==> flow/design.v <==
  interface cfs_algn_if(input clk);
    logic reset_n;
    logic irq;
    logic rx_fifo_push;
    logic rx_fifo_pop;
    logic tx_fifo_push;
    logic tx_fifo_pop;
  endinterface
  module cfs_ctrl #(
    parameter ALGN_DATA_WIDTH = 32,
    localparam int unsigned ALGN_OFFSET_WIDTH = ALGN_DATA_WIDTH <= 8 ? 1 : $clog2(ALGN_DATA_WIDTH/8),
    localparam int unsigned ALGN_SIZE_WIDTH   = $clog2(ALGN_DATA_WIDTH/8)+1,
    localparam int unsigned FIFO_WIDTH        = ALGN_DATA_WIDTH + ALGN_OFFSET_WIDTH + ALGN_SIZE_WIDTH
  )(
    input                        reset_n,
    input                        clk,
    input                        pop_valid,
    input[FIFO_WIDTH-1:0]        pop_data,
    output reg                   pop_ready,
    output reg                   push_valid,
    output reg[FIFO_WIDTH-1:0]   push_data,
    input                        push_ready,
    input[ALGN_OFFSET_WIDTH-1:0] ctrl_offset,
    input[ALGN_SIZE_WIDTH-1:0]   ctrl_size
    );
    localparam int unsigned DATA_MSB = ALGN_DATA_WIDTH-1;
    localparam int unsigned DATA_LSB = 0;
    localparam int unsigned OFFSET_MSB = ALGN_DATA_WIDTH+ALGN_OFFSET_WIDTH-1;
    localparam int unsigned OFFSET_LSB = ALGN_DATA_WIDTH;
    localparam int unsigned SIZE_MSB = ALGN_DATA_WIDTH+ALGN_OFFSET_WIDTH+ALGN_SIZE_WIDTH-1;
    localparam int unsigned SIZE_LSB = ALGN_DATA_WIDTH+ALGN_OFFSET_WIDTH;
    reg[ALGN_OFFSET_WIDTH-1:0] unaligned_offset;
    reg[ALGN_SIZE_WIDTH-1:0] unaligned_size;
    reg[ALGN_DATA_WIDTH-1:0] unaligned_data;
    reg[ALGN_SIZE_WIDTH-1:0] unaligned_bytes_processed;
    reg[ALGN_SIZE_WIDTH-1:0] aligned_bytes_processed;
    always@(posedge clk or negedge reset_n) begin
      if(reset_n == 0) begin
        pop_ready                 <= 1;
        push_valid                <= 0;
        push_data                 <= 0;
        unaligned_offset          <= 0;
        unaligned_size            <= 0;
        unaligned_data            <= 0;
        unaligned_bytes_processed <= 0;
        aligned_bytes_processed   <= 0;
      end
      else begin
        if((push_valid == 1) & (push_ready == 0)) begin
          if(unaligned_bytes_processed >= unaligned_size) begin
            if((pop_valid == 1) && (pop_ready == 1)) begin
              pop_ready                 <= 0;
              unaligned_offset          <= pop_data[OFFSET_MSB:OFFSET_LSB];
              unaligned_size            <= pop_data[SIZE_MSB:SIZE_LSB];
              unaligned_data            <= pop_data[DATA_MSB:DATA_LSB];
              unaligned_bytes_processed <= 0;
            end
            else if((pop_valid == 1) && (pop_ready == 0)) begin
              pop_ready <= 1;
            end
            else begin
              pop_ready <= 1;
            end
          end
          else begin
            pop_ready <= 0;
          end
        end
        else if((push_valid == 1) & (push_ready == 1)) begin
          if(unaligned_bytes_processed >= unaligned_size) begin
            if((pop_valid == 1) && (pop_ready == 1)) begin
              if(pop_data[SIZE_MSB:SIZE_LSB] >= ctrl_size) begin
                push_valid                       <= 1;
                push_data[DATA_MSB:DATA_LSB]     <= ((('h1 << (ctrl_size * 8)) - 1) & (pop_data[DATA_MSB:DATA_LSB] >> (pop_data[OFFSET_MSB:OFFSET_LSB] * 8))) << (8 * ctrl_offset);
                push_data[SIZE_MSB:SIZE_LSB]     <= ctrl_size;
                push_data[OFFSET_MSB:OFFSET_LSB] <= ctrl_offset;
                unaligned_offset                 <= pop_data[OFFSET_MSB:OFFSET_LSB];
                unaligned_size                   <= pop_data[SIZE_MSB:SIZE_LSB];
                unaligned_data                   <= pop_data[DATA_MSB:DATA_LSB];
                unaligned_bytes_processed        <= ctrl_size;
                aligned_bytes_processed          <= 0;
                if(pop_data[SIZE_MSB:SIZE_LSB] > ctrl_size) begin
                  pop_ready <= 0;
                end
                else begin
                  pop_ready <= 1;
                end
              end
              else begin
                push_valid              <= 0;
                push_data               <= ((('h1 << (pop_data[SIZE_MSB:SIZE_LSB] * 8)) - 1) & (pop_data[DATA_MSB:DATA_LSB] >> (pop_data[OFFSET_MSB:OFFSET_LSB] * 8))) << (8 * ctrl_offset);
                aligned_bytes_processed <= pop_data[SIZE_MSB:SIZE_LSB];
              end
            end
            else if((pop_valid == 1) && (pop_ready == 0)) begin
              pop_ready               <= 1;
              push_valid              <= 0;
              push_data               <= 0;
              aligned_bytes_processed <= 0;
            end
            else begin
              pop_ready               <= 1;
              push_valid              <= 0;
              push_data               <= 0;
              aligned_bytes_processed <= 0;
            end
          end
          else begin
            if((unaligned_size - unaligned_bytes_processed) >= ctrl_size) begin
              push_valid                       <= 1;
              push_data[DATA_MSB:DATA_LSB]     <= ((('h1 << (ctrl_size * 8)) - 1) & (unaligned_data >> ((unaligned_offset + unaligned_bytes_processed) * 8))) << (8 * ctrl_offset);
              push_data[SIZE_MSB:SIZE_LSB]     <= ctrl_size;
              push_data[OFFSET_MSB:OFFSET_LSB] <= ctrl_offset;
              unaligned_bytes_processed        <= unaligned_bytes_processed + ctrl_size;
              aligned_bytes_processed          <= 0;
              if(unaligned_bytes_processed + ctrl_size >= unaligned_size) begin
                pop_ready <= 1;
              end
            end
            else begin
              push_valid                <= 0;
              push_data                 <= ((('h1 << ((unaligned_size - unaligned_bytes_processed) * 8)) - 1) & (unaligned_data >> ((unaligned_offset + unaligned_bytes_processed) * 8))) << (8 * ctrl_offset);
              unaligned_bytes_processed <= unaligned_size;
              aligned_bytes_processed   <= unaligned_size - unaligned_bytes_processed;
              pop_ready <= 1;
            end
          end
        end
        else begin
          if(unaligned_bytes_processed >= unaligned_size) begin
            if((pop_valid == 1) && (pop_ready == 1)) begin
              if(pop_data[SIZE_MSB:SIZE_LSB] >= (ctrl_size - aligned_bytes_processed)) begin
                push_valid                       <= 1;
                push_data[DATA_MSB:DATA_LSB]     <= push_data[DATA_MSB:DATA_LSB] | (((('h1 << ((ctrl_size - aligned_bytes_processed) * 8)) - 1) & (pop_data[DATA_MSB:DATA_LSB] >> (pop_data[OFFSET_MSB:OFFSET_LSB] * 8))) << (8 * (ctrl_offset + aligned_bytes_processed)));
                push_data[SIZE_MSB:SIZE_LSB]     <= ctrl_size;
                push_data[OFFSET_MSB:OFFSET_LSB] <= ctrl_offset;
                unaligned_offset                 <= pop_data[OFFSET_MSB:OFFSET_LSB];
                unaligned_size                   <= pop_data[SIZE_MSB:SIZE_LSB];
                unaligned_data                   <= pop_data[DATA_MSB:DATA_LSB];
                unaligned_bytes_processed        <= ctrl_size - aligned_bytes_processed;
                if(pop_data[SIZE_MSB:SIZE_LSB] == (ctrl_size - aligned_bytes_processed)) begin
                  pop_ready <= 1;
                end
                else begin
                  pop_ready <= 0;
                end
              end
              else begin
                push_valid                <= 0;
                push_data                 <= push_data | (((('h1 << (pop_data[SIZE_MSB:SIZE_LSB] * 8)) - 1) & (pop_data[DATA_MSB:DATA_LSB] >> (pop_data[OFFSET_MSB:OFFSET_LSB] * 8))) << (8 * (ctrl_offset + aligned_bytes_processed)));
                aligned_bytes_processed   <= aligned_bytes_processed + pop_data[SIZE_MSB:SIZE_LSB];
                unaligned_offset          <= pop_data[OFFSET_MSB:OFFSET_LSB];
                unaligned_size            <= pop_data[SIZE_MSB:SIZE_LSB];
                unaligned_data            <= pop_data[DATA_MSB:DATA_LSB];
                unaligned_bytes_processed <= pop_data[SIZE_MSB:SIZE_LSB];
                pop_ready                 <= 1;
              end
            end
            else if((pop_valid == 1) && (pop_ready == 0)) begin
              pop_ready <= 1;
            end
            else begin
              pop_ready <= 1;
            end
          end
          else begin
            if(unaligned_size - unaligned_bytes_processed >= (ctrl_size - aligned_bytes_processed)) begin
              push_valid                       <= 1;
              push_data[DATA_MSB:DATA_LSB]     <= push_data[DATA_MSB:DATA_LSB] | (((('h1 << ((ctrl_size - aligned_bytes_processed) * 8)) - 1) & (unaligned_data >> ((unaligned_offset + unaligned_bytes_processed) * 8))) << (8 * (ctrl_offset + aligned_bytes_processed)));
              push_data[SIZE_MSB:SIZE_LSB]     <= ctrl_size;
              push_data[OFFSET_MSB:OFFSET_LSB] <= ctrl_offset;
              unaligned_bytes_processed        <= unaligned_bytes_processed + ctrl_size - aligned_bytes_processed;
              if(unaligned_bytes_processed + ctrl_size - aligned_bytes_processed >= unaligned_size) begin
                pop_ready <= 1;
              end
              else begin
                pop_ready <= 0;
              end
            end
            else begin
              push_valid                <= 0;
              push_data                 <= push_data | (((('h1 << ((unaligned_size - unaligned_bytes_processed) * 8)) - 1) & (unaligned_data >> ((unaligned_offset + unaligned_bytes_processed) * 8))) << (8 * (ctrl_offset + aligned_bytes_processed)));
              aligned_bytes_processed   <= aligned_bytes_processed + (unaligned_size - unaligned_bytes_processed) ;
              unaligned_bytes_processed <= unaligned_size;
              pop_ready <= 1;
            end
          end
        end
      end
    end
  endmodule
# --- From RTL to reports: cfs_ctrl ---
# Tool output for the design above, in the order of the flow.
# Line numbers count from 1 in the design file above.
design:
  top_module: "cfs_ctrl"
  clock: "clk"
  lib: "sky130hd"
  lib_corner: "tt_025C_1v80"

# --- Elaborated design ---
# Source: Yosys, flattened and elaborated, memories not mapped. Widths are those after wreduce. Registers that Yosys merges into a memory's read port (data or address) are not register bits. Print and check cells do not count.
classes:
  n_cmp: 8
  n_mux: 94
  n_logic: 14
  addsub: 14
  n_shift: 16
  n_reduce_logical: 6
  equal: 13
ops:
  columns: ["cell", "n"]
  rows:
  - ["two-way mux 32 bit", 16]
  - ["bitwise AND 32 bit", 4]
  - ["two-way mux 3 bit", 37]
  - ["subtractor 37 x 1 -> 37 bit (second input constant)", 2]
  - ["bitwise AND 37 bit", 2]
  - ["bitwise OR 37 bit", 2]
  - ["<< shifter 37 x 5 -> 37 bit", 2]
  - ["subtractor 32 x 1 -> 32 bit (second input constant)", 2]
  - ["bitwise OR 32 bit", 2]
  - ["<< shifter 32 x 32 -> 32 bit", 2]
  - ["<< shifter 32 x 5 -> 32 bit", 2]
  - ["<< shifter 1 x 32 -> 37 bit (first input constant)", 1]
  - ["<< shifter 1 x 6 -> 37 bit (first input constant)", 1]
  - [">> shifter 32 x 5 -> 37 bit", 1]
  - [">> shifter 32 x 7 -> 37 bit", 1]
  - ["<< shifter 37 x 32 -> 37 bit", 1]
  - ["<< shifter 37 x 7 -> 37 bit", 1]
  - ["<< shifter 1 x 32 -> 32 bit (first input constant)", 1]
  - ["<< shifter 1 x 6 -> 32 bit (first input constant)", 1]
  - [">> shifter 32 x 32 -> 32 bit", 1]
  - [">> shifter 32 x 5 -> 32 bit", 1]
  - ["two-way mux 2 bit", 16]
  - ["two-way mux 1 bit", 25]
  - ["greater-or-equal comparator 3 bit", 7]
  - ["!= test 3 x 2 -> 1 bit (second input constant)", 4]
  - ["adder 3 bit", 3]
  - ["subtractor 3 bit", 3]
  - ["adder 2 x 3 -> 4 bit", 2]
# Not listed: further kinds 14, cells in them 22.
bits:
  out_inout_bits: 39
  regBits: 82

# --- Depth ---
# Depth = most cells in a row (Yosys ltp): at word level without a register or memory, in the mapped netlist without a sequential cell, where the memories' decode and read muxes count.
depth:
  word_depth: 10
  abc_area: 0
  depth_mapped: 21
  depth_no_buf: 20

# --- Netlist ---
# Source: synth_stat.txt of the flow (Yosys; design flattened, memories mapped). It holds for the ABC_AREA given above (unset counts as 0); a run with the other value may have another netlist.
# The area totals of this step are shown rounded.
mapped:
  flip_flops: 82
  cells: 1169
  yosys_area_um2: 9000
by_type:
  columns: ["cell", "n"]
  rows:
  - ["sky130_fd_sc_hd__dfrtp_1", 81]
  - ["sky130_fd_sc_hd__mux2_2", 47]
  - ["sky130_fd_sc_hd__nand2_1", 131]
  - ["sky130_fd_sc_hd__mux2i_1", 44]
  - ["sky130_fd_sc_hd__a21oi_1", 86]
  - ["sky130_fd_sc_hd__nor2_1", 107]
  - ["sky130_fd_sc_hd__o21ai_0", 79]
  - ["sky130_fd_sc_hd__ha_1", 31]
  - ["sky130_fd_sc_hd__nand3_1", 41]
  - ["sky130_fd_sc_hd__nor3_1", 36]
  - ["sky130_fd_sc_hd__clkbuf_1", 44]
  - ["sky130_fd_sc_hd__o211ai_1", 22]
  - ["sky130_fd_sc_hd__a22oi_1", 21]
  - ["sky130_fd_sc_hd__a32oi_1", 17]
  - ["sky130_fd_sc_hd__a31oi_1", 23]
  - ["sky130_fd_sc_hd__fa_1", 7]
  - ["sky130_fd_sc_hd__inv_1", 37]
  - ["sky130_fd_sc_hd__a211oi_1", 18]
# Other cell types: 72; their cells: 297.

# --- Timing after synthesis ---
# Source: OpenSTA report_checks on the synthesized netlist (no wires, ideal clock, input and output delay 20% of the period each), path of least setup slack; recovery checks are left aside. Register names are those of the netlist, which keeps one name where synthesis merged equal registers.
synth_path:
  kind: "input to register"
  start: "input port ctrl_size[0]"
  end: "register push_data[29]"
  tclk_ns: 7.59
  stages: 19
  setup_slack_ns: 2.243
  required_time_ns: 7.461
  delay_ns: 3.829
  in_delay_ns: 1.518
  t_arrival_ns: 5.218
  setup_ns: 0.129
  period_less_setup_slack_ns: 5.347
# "delay_ns" = arrival - input delay + setup time.
# "stages": output pins that drive a net of the path, with the launching flip-flop's if there is one; two outputs of one cell count as two.
# "period_less_setup_slack_ns" = period - worst setup slack (recovery checks aside). The figure is calculated, with input and output delays left at 20% of the set period.
# Between the ends stands the longest chain of elaborated cells between them, by number of cells; it is not shown to be the way that was timed. Of several equally long chains one is given.
# A line is the first line of the expression or statement that the cell stems from. Yosys adds cells for indexed reads and writes and turns some case tables into memories.
# At most two assigning lines are given for a register; there are more.
synth_via:
  path_cell_list: "sky130_fd_sc_hd__inv_1 > sky130_fd_sc_hd__ha_1 > sky130_fd_sc_hd__inv_1 > sky130_fd_sc_hd__fa_1 > sky130_fd_sc_hd__inv_1 > sky130_fd_sc_hd__ha_1 > sky130_fd_sc_hd__a221oi_4 > sky130_fd_sc_hd__a2bb2oi_2 > sky130_fd_sc_hd__nand4_4 > sky130_fd_sc_hd__nand2_4 > sky130_fd_sc_hd__inv_1 > sky130_fd_sc_hd__ha_1 > sky130_fd_sc_hd__clkbuf_1 > sky130_fd_sc_hd__o311a_1 > sky130_fd_sc_hd__a22oi_1 > sky130_fd_sc_hd__nor2b_1 > sky130_fd_sc_hd__a311oi_1 > sky130_fd_sc_hd__nor3_1 > sky130_fd_sc_hd__a2111o_1"
  elab_chain_len: 10
  cells_between: 29
synth_lines:
  columns: ["item", "line", "source"]
  rows:
  - ["start, declared", 24, "input[ALGN_SIZE_WIDTH-1:0]   ctrl_size"]
  - ["subtractor 3 x 3 -> 4 bit", 134, "push_data[DATA_MSB:DATA_LSB]     <= push_data[DATA_MSB:DATA_LSB] | (((('h1 << ((ctrl_size - aligned_bytes_proc ..."]
  - ["<< shifter 1 x 32 -> 32 bit", 134, null]
  - ["subtractor 32 x 1 -> 32 bit", 134, null]
  - ["bitwise AND 32 bit", 134, null]
  - ["<< shifter 32 x 32 -> 32 bit", 134, null]
  - ["bitwise OR 32 bit", 134, null]
  - ["two-way mux 32 bit", 132, "if(pop_data[SIZE_MSB:SIZE_LSB] >= (ctrl_size - aligned_bytes_processed)) begin"]
  - ["two-way mux 32 bit", 131, "if((pop_valid == 1) && (pop_ready == 1)) begin"]
  - ["two-way mux 32 bit", 130, "if(unaligned_bytes_processed >= unaligned_size) begin"]
  - ["two-way mux 32 bit", 69, "else if((push_valid == 1) & (push_ready == 1)) begin"]
  - ["end, assigned", 74, "push_data[DATA_MSB:DATA_LSB]     <= ((('h1 << (ctrl_size * 8)) - 1) & (pop_data[DATA_MSB:DATA_LSB] >> (pop_dat ..."]
  - ["end, assigned", 75, "push_data[SIZE_MSB:SIZE_LSB]     <= ctrl_size;"]
  - ["end, declared", 21, "output reg[FIFO_WIDTH-1:0]   push_data,"]

# cfs_ctrl on sky130hd: 2 stored runs with different settings, listed in no order. Input and output delays are each 20% of the period that was set; the output load is 0.01 pF.
runs:
  - name: "record 1"
    settings:
      period_ns: 2.82
      CORE_UTILIZATION: 60
      PLACE_DENSITY_LB_ADDON: 0.18
      CORE_MARGIN: 5
      CELL_PAD_IN_SITES_GLOBAL_PLACEMENT: 2
      TNS_END_PERCENT: 15
      CAP_MARGIN: 15
      SLEW_MARGIN: 30
      MIN_ROUTING_LAYER: "met1"
    outcome: "incomplete, placement halted on FLW-0024"
  - name: "record 2"
    settings:
      period_ns: 3.91
      CORE_UTILIZATION: 46
      SETUP_SLACK_MARGIN: 1.01
      PLACE_DENSITY: 0.79
      CORE_ASPECT_RATIO: 1.7
      CORE_MARGIN: 9
      CELL_PAD_IN_SITES_GLOBAL_PLACEMENT: 3
      CELL_PAD_IN_SITES_DETAIL_PLACEMENT: 2
      CAP_MARGIN: 5
      SLEW_MARGIN: 20
    outcome: "incomplete, placement halted on GPL-0301"
